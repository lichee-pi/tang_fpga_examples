==> flow/design.v <==
module lcd_sync
#(
	parameter IMG_W = 100,   
	parameter IMG_H = 100,   
	parameter IMG_X = 0,
	parameter IMG_Y = 0
)
(
	input wire clk,
	input wire rest_n,
	output wire lcd_clk,
	output wire lcd_pwm,
	output wire lcd_hsync, 
	output wire lcd_vsync, 
	output wire lcd_de,
	output wire [10:0] hsync_cnt,
	output wire [10:0] vsync_cnt,
	output wire img_ack,
	output wire [15:0]addr
	);
	localparam TFT_H = 800;   
	localparam TFT_V = 480;   
	localparam thb = 256;
	localparam th = 1056 + thb;
	localparam tvb = 45;
	localparam tv = 525 + tvb;
	reg [10:0] counter_hs;
	reg [10:0] counter_vs;
	always@(posedge clk)begin
	if(rest_n == 1'b0)begin
		counter_hs <= 0;
		counter_vs <= 0;
	end
	else begin
	if(counter_hs == th	)begin
		if(counter_vs == tv)
			counter_vs <= 0;
		else
			counter_vs <= counter_vs + 1;
			counter_hs <= 0;
	end
	else
		counter_hs <= counter_hs + 1;
	end	
	end
	reg [10:0]img_hbegin = 0;    
	reg [10:0]img_vbegin = 0;    
	assign lcd_clk = (rest_n == 1) ? clk : 1'b0;
	assign lcd_pwm = (rest_n == 1) ? 1'b1 : 1'b0;
	assign lcd_hsync = (counter_hs >= (thb+4) && counter_hs < (th-5)) ? 0 : 1;
	assign lcd_vsync = (counter_vs >= (tvb+2) && counter_vs < (tv-5)) ? 0 : 1;
	assign lcd_de = (counter_hs >= thb && counter_hs <= th && counter_vs >= tvb  && counter_vs < tv) ? 1 : 0;
 	assign hsync_cnt = counter_hs;
 	assign vsync_cnt = counter_hs;
	assign img_ack = lcd_de &&
	((counter_hs - thb) >= IMG_X && (counter_hs - thb) < (IMG_X + IMG_W)) && 
	((counter_vs - tvb) >= IMG_Y && (counter_vs - tvb) < (IMG_Y + IMG_H))?1'b1:1'b0;
 	reg [15:0]read_addr;              
 	assign addr = read_addr;
 	 always@(posedge clk or negedge rest_n)
     begin
         if(!rest_n)
             read_addr <= 16'd0;
         else if(img_ack)
             read_addr <= (counter_hs - IMG_X - thb) + (counter_vs - IMG_Y - tvb)*IMG_W;
         else
             read_addr <= 16'd0;  
     end
endmodule
== Step by step through the tools: lcd_sync ==
What the tools print for lcd_sync, step after step.
Lines are those of the file above, counted from 1.
Operators: Yosys type, input widths -> output width; for muxes data width and select width s.
A cell with -- has no value.
Set-up
  top: lcd_sync
  clock input: clk
  library: sky130hd
  corner: tt_025C_1v80

== Word level ==
Source: Yosys, flattened and elaborated, memories not mapped. Widths are those after wreduce. Registers that Yosys merges into a memory's read port (data or address) are not register bits. Print and check cells do not count.
Word-level totals
  flip-flop bits (word level): 38
  input port bits: 2
  output and inout port bits: 44
  word-level cells: 44
Operators by class
  $add $sub $neg: 7
  $mul: 1
  $lt $le $gt $ge: 12
  eq/ne operators: 2
  multiplexer cells: 8
  bitwise logic cells: 1
  reductions and logical operators: 10
Operators by type and width (number)
  $mul 32x5->14 const B: 1
  $ge 32x1->1 const B: 2
  $lt 32x7->1 const B: 2
  $sub 11x6->12 const B: 2
  $sub 11x9->12 const B: 2
  $add 11x1->11 const B: 2
  $lt 11x10->1 const B: 2
  $ge 11x6->1 const B: 2
  $ge 11x9->1 const B: 2
  $add 16x16->16: 1
  $mux 16: 1
  $eq 11x10->1 const B: 1
  $le 11x11->1 const B: 1
  $lt 11x11->1 const B: 1
  $eq 11x11->1 const B: 1
  $mux 11: 1
  $logic_and 1x1->1: 9
  $mux 1: 6
  $reduce_or 2->1: 1
  $not 1->1: 1

== Longest topological paths ==
Yosys ltp: most cells in a row. Word level: on the elaborated netlist, between registers, memories and ports. Mapped: between sequential cells and ports; inverters and the memories' decode and read muxes count.
Logic depth
  depth after elaboration: 9
  ABC_AREA: 0
  mapped depth: 25
  gate-level depth less buffers: 24

== Netlist ==
Source: synth_stat.txt of the flow (Yosys; design flattened, memories mapped). It holds for the ABC_AREA given above (unset counts as 0); a run with the other value may have another netlist.
Cells by type
  sky130_fd_sc_hd__ha_1: number 57, total area 713.184 um2
  sky130_fd_sc_hd__dfxtp_1: number 22, total area 440.422 um2
  sky130_fd_sc_hd__dfrtp_1: number 16, total area 400.384 um2
  sky130_fd_sc_hd__xnor2_1: number 31, total area 271.51 um2
  sky130_fd_sc_hd__nor2_1: number 50, total area 187.68 um2
  sky130_fd_sc_hd__xor2_1: number 21, total area 183.926 um2
  sky130_fd_sc_hd__inv_1: number 48, total area 180.173 um2
  sky130_fd_sc_hd__fa_1: number 8, total area 160.154 um2
  sky130_fd_sc_hd__a21oi_1: number 23, total area 115.11 um2
  sky130_fd_sc_hd__o21ai_0: number 19, total area 95.091 um2
  sky130_fd_sc_hd__buf_4: number 12, total area 90.086 um2
  sky130_fd_sc_hd__nand2_1: number 24, total area 90.086 um2
  sky130_fd_sc_hd__a21o_1: number 7, total area 52.55 um2
  sky130_fd_sc_hd__nand3_1: number 10, total area 50.048 um2
  sky130_fd_sc_hd__buf_6: number 4, total area 45.043 um2
  sky130_fd_sc_hd__o21a_1: number 6, total area 45.043 um2
  sky130_fd_sc_hd__clkbuf_8: number 3, total area 41.29 um2
  sky130_fd_sc_hd__nand2b_1: number 5, total area 31.28 um2
Other cell types: 38; their cells: 67.
Synthesis totals
  mapped cells: 433
  chip area (Yosys): 3694.8 um2
  sequential part of the area: 840.8 um2
  flip-flop cells: 38
  buffer cells: 24

==> runs of lcd_sync <==
lcd_sync through Yosys and OpenROAD on sky130hd: 2 stored runs, unordered, with their settings and measured results. The constraints put input and output delay at 20% of the set period each and load the outputs with 0.01 pF.
"achieved clock period (ns)" is the run's clock period less its worst setup slack. It is reckoned from that one timing run; input and output delays stay at 20% of the period that was set.
"worst setup path time (ns)" is the time allowed to the run's worst setup path (the clock period less input and output delay, where it has them) less its slack. Clock arrival times count: a late capture clock shortens it, a late launch clock lengthens it.
"finish__power__total" is the tool's figure for a default switching activity; nothing was simulated.

settings of run 1
{
  "period_ns": 5.5,
  "CORE_UTILIZATION": 62,
  "SETUP_SLACK_MARGIN": 0.1,
  "PLACE_DENSITY": 0.68,
  "CELL_PAD_IN_SITES_GLOBAL_PLACEMENT": 2,
  "TNS_END_PERCENT": 25,
  "CTS_CLUSTER_DIAMETER": 238,
  "MIN_ROUTING_LAYER": "met2",
  "MAX_ROUTING_LAYER": "met5",
  "CAP_MARGIN": 20,
  "CORE_MARGIN": 2,
  "SLEW_MARGIN": 20
}
report of run 1: did not finish, place, GPL-0301

settings of run 2
{
  "period_ns": 4.79,
  "CORE_UTILIZATION": 64,
  "CAP_MARGIN": 20,
  "CORE_MARGIN": 2,
  "SLEW_MARGIN": 20
}
report of run 2
yosys chip area after synthesis (um^2): 3694.8
finish__design__die__area: 6396.8
finish__design__instance__area__stdcell: 4357.9
finish__design__instance__utilization: 0.7866
finish__timing__setup__ws: 0.223
finish__timing__setup__tns: 0.000
finish__timing__hold__ws: 0.560
finish__power__total: 7.490e-04
achieved clock period (ns): 4.567
worst setup path time (ns): 4.57
worst setup path kind: register -> register
